==> flow/design.v <==
module countgen_counter(
  clk,
  rst,
  in,
  period);
  parameter scan_window = 64;
  input wire clk;
  input wire rst;
  input wire in;
  output reg [31:0] period;
  reg [scan_window-1:0] past;
  reg [31:0] counter;
  reg state;
  always @(posedge clk) begin
    if (rst) begin
      period <= 0;
      past <= 0;
      state <= 0;
    end else begin
      past = {past[scan_window-2:0], in};
      if (& past[scan_window-1:0] && ~state) begin
        period <= counter + 1;
        counter <= 0;
        state <= 1;
      end else if (~|past[scan_window-1:0] && state) begin
        state <= 0;
        counter <= counter + 1;      
      end else begin
       counter <= counter + 1;      
      end
    end
  end
endmodule
module countgen_generator(
  clk,
  rst,
  out,
  period);
  input wire clk;
  input wire rst;
  output reg out;
  input wire [31:0] period;
  reg [31:0] counter;
  always @(posedge clk) begin
    if (rst) begin
      counter <= 0;
      out <= 0;
    end else begin
      if (counter + 1 < period >> 1) begin
        counter <= counter + 1;
        out <= out;
      end else begin
        counter <= 0;
        out <= ~out;
      end
    end
  end
endmodule
module countgen(
		    clk_i,          
		    rst_i,          
		    cyc_i,          
		    stb_i,          
		    adr_i,          
		    we_i,           
		    dat_i,          
		    dat_o,          
		    ack_o,          
                    countgen_io
                    );
  parameter num_io_pins = 8;  
  input  wire 	    clk_i;          
  input  wire 	    rst_i;          
  input  wire 	    cyc_i;          
  input  wire 	    stb_i;          
  input  wire [5:0] adr_i;          
  input  wire 	     we_i;           
  input  wire [31:0] dat_i;          
  output reg [31:0]  dat_o;          
  output wire 	     ack_o;          
  inout [num_io_pins-1:0] countgen_io;
  reg [num_io_pins-1:0] countgen_dir;
  reg [31:0] countgen_genfreq[num_io_pins-1:0];
  wire [31:0] countgen_counters[num_io_pins-1:0];
  wire [num_io_pins-1:0] countgen_in;
  wire [num_io_pins-1:0] countgen_out;
  genvar i;
  generate
    for (i=0;i<num_io_pins;i=i+1) begin: iopins
      assign countgen_io[i] = (countgen_dir[i]) ? countgen_out[i]: 1'bz;
      assign countgen_in[i] = (countgen_dir[i]) ? countgen_out[i] : countgen_io[i];
      countgen_generator generators(clk_i, rst_i, countgen_out[i], countgen_genfreq[i]);
      countgen_counter counters(clk_i, rst_i, countgen_in[i], countgen_counters[i]);
    end
  endgenerate
  always @(posedge clk_i)
    if (rst_i) begin
      countgen_dir <= 0;
    end else 
      if (stb_i & cyc_i & ~we_i) 
        dat_o <= (adr_i == 0) ? countgen_dir : countgen_counters[(adr_i >> 2) - 1];
      else if (stb_i & cyc_i & we_i) begin
        if (adr_i > 0) 
          countgen_genfreq[(adr_i >> 2) - 1] = dat_i;
        else
          countgen_dir <= dat_i[num_io_pins-1:0];
      end
  assign ack_o = cyc_i & stb_i;
endmodule
* Reports on countgen
What the tools print for countgen, step after step. Line numbers count from 1 in the design file above. Cell names lack the library's common part. The mark -- stands for no value.
Inputs: top countgen, clock input clk_i, cell library sky130hd, library corner tt_025C_1v80

* After elaboration
Yosys after proc, flatten, opt, wreduce and memory -nomap, before mapping. Print and check cells are not counted. Equal cells are merged and count once. Yosys's memory passes give these memory sizes; they may raise the number of words (mostly to a power of two), join words into wider ones and drop unused or constant bits.
Bit counts: register bits 1328, bits in writable memories 256, memory cells 1, input port bits 43, output and inout bits 41, cells after elaboration 222
Cells by class: add/sub/neg operators 17, order comparisons 9, eq/ne operators 7, multiplexer cells 46, bitwise logic cells 31, reductions and logical operators 60
Memories:
- countgen_genfreq | words 8, width 32, RTL line 83 | reg [31:0] countgen_genfreq[num_io_pins-1:0];
Operators by type and width (number):
- 32-bit by 1-bit adder with 32-bit output with constant B | 16
- 64-bit AND reduction | 8
- 64-bit OR reduction | 8
- 32-bit by 31-bit < comparator with 1-bit output | 8
- 32-bit parallel mux with 8-bit select | 1
- 32-bit two-way mux | 4
- 1-bit two-way mux | 36
- 1-bit NOT | 28
- 1-bit logical AND | 16
- 2-bit nonzero test | 8
- 2-bit OR reduction | 8
- 3-bit equality test with constant B | 4
- 3-bit two-way mux | 4
- 1-bit zero test | 8
- 8-bit two-way mux | 1
- 3-bit by 2-bit equality test with 1-bit output with constant B | 2
- 6-bit by 1-bit > comparator with 1-bit output with constant B | 1
- 6-bit zero test | 1
- 1-bit bitwise AND | 3
- 3-bit by 1-bit subtractor with 3-bit output with constant B | 1
- 3-bit by 1-bit equality test with 1-bit output with constant B | 1
- 3-bit zero test | 1
- 3-bit AND reduction | 1
- 2-bit AND reduction | 1

* Longest topological paths
Yosys ltp: most cells in a row. Word level: on the elaborated netlist, between registers, memories and ports. Mapped: between sequential cells and ports; inverters and the memories' decode and read muxes count.
Logic depth: word-level depth 7, ABC_AREA 0, gate-level depth with buffers 16, gate-level depth less buffers 15

* After synthesis
Yosys stat after the flow's synthesis: flattened, memories mapped to cells. It holds for the ABC_AREA given above (unset counts as 0); a run with the other value may have another netlist.
Cells by type:
- dfxtp_1 | number 1040, area in all 2.08E+04 um2
- edfxtp_1 | number 536, area in all 1.61E+04 um2
- nor2b_1 | number 677, area in all 4.24E+03 um2
- ha_1 | number 261, area in all 3.27E+03 um2
- nor2_1 | number 681, area in all 2.56E+03 um2
- xnor2_1 | number 264, area in all 2.31E+03 um2
- mux2_2 | number 196, area in all 2.21E+03 um2
- xor2_1 | number 220, area in all 1.93E+03 um2
- inv_1 | number 497, area in all 1.87E+03 um2
- nand4_1 | number 287, area in all 1.8E+03 um2
- nand2_1 | number 310, area in all 1.16E+03 um2
- and3_1 | number 179, area in all 1.12E+03 um2
- nand3_1 | number 216, area in all 1.08E+03 um2
- nor4_1 | number 165, area in all 1032.24 um2
- clkbuf_1 | number 206, area in all 773.242 um2
- a21oi_1 | number 130, area in all 650.624 um2
- mux2i_1 | number 58, area in all 580.557 um2
- and4_1 | number 54, area in all 472.954 um2
Other cell types: 51; their cells: 478.
Mapped netlist: cells in the netlist 6455, cell area after synthesis 67268.3 um2, area of sequential cells 36915.4 um2, mapped flip-flops 1576, buffers 232
By module: a second synthesis without flattening, with its own total; a netlist apart from the flattened one above.
Unflattened totals: cell total of the unflattened synthesis 6707, area (unflattened synthesis) 72156.7 um2
Each row is one instance without its submodules.
Modules:
- countgen_counter | instances 8, cells 492, area 5206.2 um2, sequential area 2882.8 um2
- countgen_generator | instances 8, cells 264, area 2419.8 um2, sequential area 660.6 um2
- countgen | instances 1, cells 659, area 11148.2 um2, sequential area 8808.4 um2

* Path before layout
Path of least setup slack by OpenSTA after synthesis, without wires, with an ideal clock, recovery checks aside; 20% of the period is set as input and as output delay. Where synthesis merged equal registers, the netlist keeps one of their names.
Timing path after synthesis: path kind input -> register, start in rst_i, end reg iopins[6].generators.counter[20], clock period 16.4 ns, input delay 3.280 ns, library setup time 0.109 ns, launch time at the first pin 3.280 ns, arrival time 11.634 ns, required time 16.291 ns, setup slack 4.657 ns, path delay 8.463 ns, stages 5, buffers on the path 3, synthesis period reached 11.743 ns
"path delay" is the arrival time less input delay plus setup time. "stages": output pins that drive a net of the path, with the launching flip-flop's if there is one; two outputs of one cell count as two. "synthesis period reached" = period - worst setup slack (recovery checks aside). The figure is calculated, with input and output delays left at 20% of the set period. Between the ends stands the longest chain of elaborated cells between them, by number of cells; it is not shown to be the way that was timed. Of several equally long chains one is given. A line is the first line of the expression or statement that the cell stems from. Yosys adds cells for indexed reads and writes and turns some case tables into memories. At most two assigning lines are given for a register; there are more.
On the way, after synthesis: cell sequence clkbuf_1 -> inv_1 -> clkbuf_1 -> clkbuf_1 -> and3_1, cells in the longest elaborated chain 1, elaborated cells between the ends (all ways) 1, RTL lines with such cells 0, those cells by class reduce/logical (1)
Ends and longest elaborated chain, after synthesis:
- from (decl) | RTL line 73 | input wire rst_i;
- 2-bit OR reduction
- to (assign) | RTL line 46 | counter <= 0;
- to (assign) | RTL line 50 | counter <= counter + 1;
- to (decl) | RTL line 43 | reg [31:0] counter;

* Path in the finished layout
Path of least setup slack in the final report of entry A (OpenROAD, finished layout, wires in). Where an end is a register, its clock arrival counts in the times.
Timing path after layout: path kind input -> output, start in stb_i, end out ack_o, clock period 8.79 ns, input delay 1.76 ns, external output delay 1.76 ns, launch time at the first pin 1.76 ns, arrival time 3.24 ns, required time 7.03 ns, setup slack 3.79 ns, stages 4, buffers on the path 2
Between the ends stands the longest chain of elaborated cells between them, by number of cells; it is not shown to be the way that was timed. Of several equally long chains one is given.
On the way, after layout: cell sequence clkdlybuf4s50_1 -> nand2_1 -> inv_1 -> clkdlybuf4s50_1, cells in the longest elaborated chain 1, elaborated cells between the ends (all ways) 1, those cells by class logic (1)
Ends and longest elaborated chain, after layout:
- from (decl) | RTL line 75 | input wire stb_i;
- 1-bit bitwise AND | RTL line 108 | assign ack_o = cyc_i & stb_i;
- to (decl) | RTL line 80 | output wire ack_o;

Settings and measured results of 2 stored flow runs for module countgen (sky130hd), not sorted in any way. The constraints put input and output delay at 20% of the set period each and load the outputs with 0.01 pF.
"achieved clock period": clock period set for the run, less the worst setup slack. It is reckoned from that one timing run; input and output delays stay at 20% of the period that was set.
"worst setup path time": the worst setup path's part of the clock period (all of it between registers, 20% less for each end at a port) less its slack. A launch clock that arrives late makes it longer, a capture clock that arrives late makes it shorter.
By "power" is meant OpenSTA's value without simulated activity: inputs other than the clock are taken to toggle once in ten clock periods, and the tool carries that through the logic.
[entry A] settings: period_ns=8.79, CORE_UTILIZATION=57, SETUP_SLACK_MARGIN=1.17, PLACE_DENSITY_LB_ADDON=0.24, CELL_PAD_IN_SITES_GLOBAL_PLACEMENT=0, CTS_CLUSTER_SIZE=56, CTS_CLUSTER_DIAMETER=272, CAP_MARGIN=20, CORE_MARGIN=2, SLEW_MARGIN=20
[entry A] result: chip area after synthesis (Yosys) 67268.3 um2, die area 120777.0 um2, standard-cell area of the final layout 70624.0 um2, utilization 0.601, worst setup slack after layout 3.792 ns, total negative slack 0.000 ns, worst hold slack 0.407 ns, power 11056 µW, achieved clock period 4.998 ns, worst setup path time 1.48 ns, worst setup path kind input -> output
[entry B] settings: period_ns=7.7, CORE_UTILIZATION=67, SETUP_SLACK_MARGIN=1.22, PLACE_DENSITY_LB_ADDON=0.1, CELL_PAD_IN_SITES_DETAIL_PLACEMENT=1, TNS_END_PERCENT=60, ABC_AREA=0, CAP_MARGIN=20, CORE_MARGIN=2, SLEW_MARGIN=20
[entry B] result: did not finish, routing stopped with GRT-0232
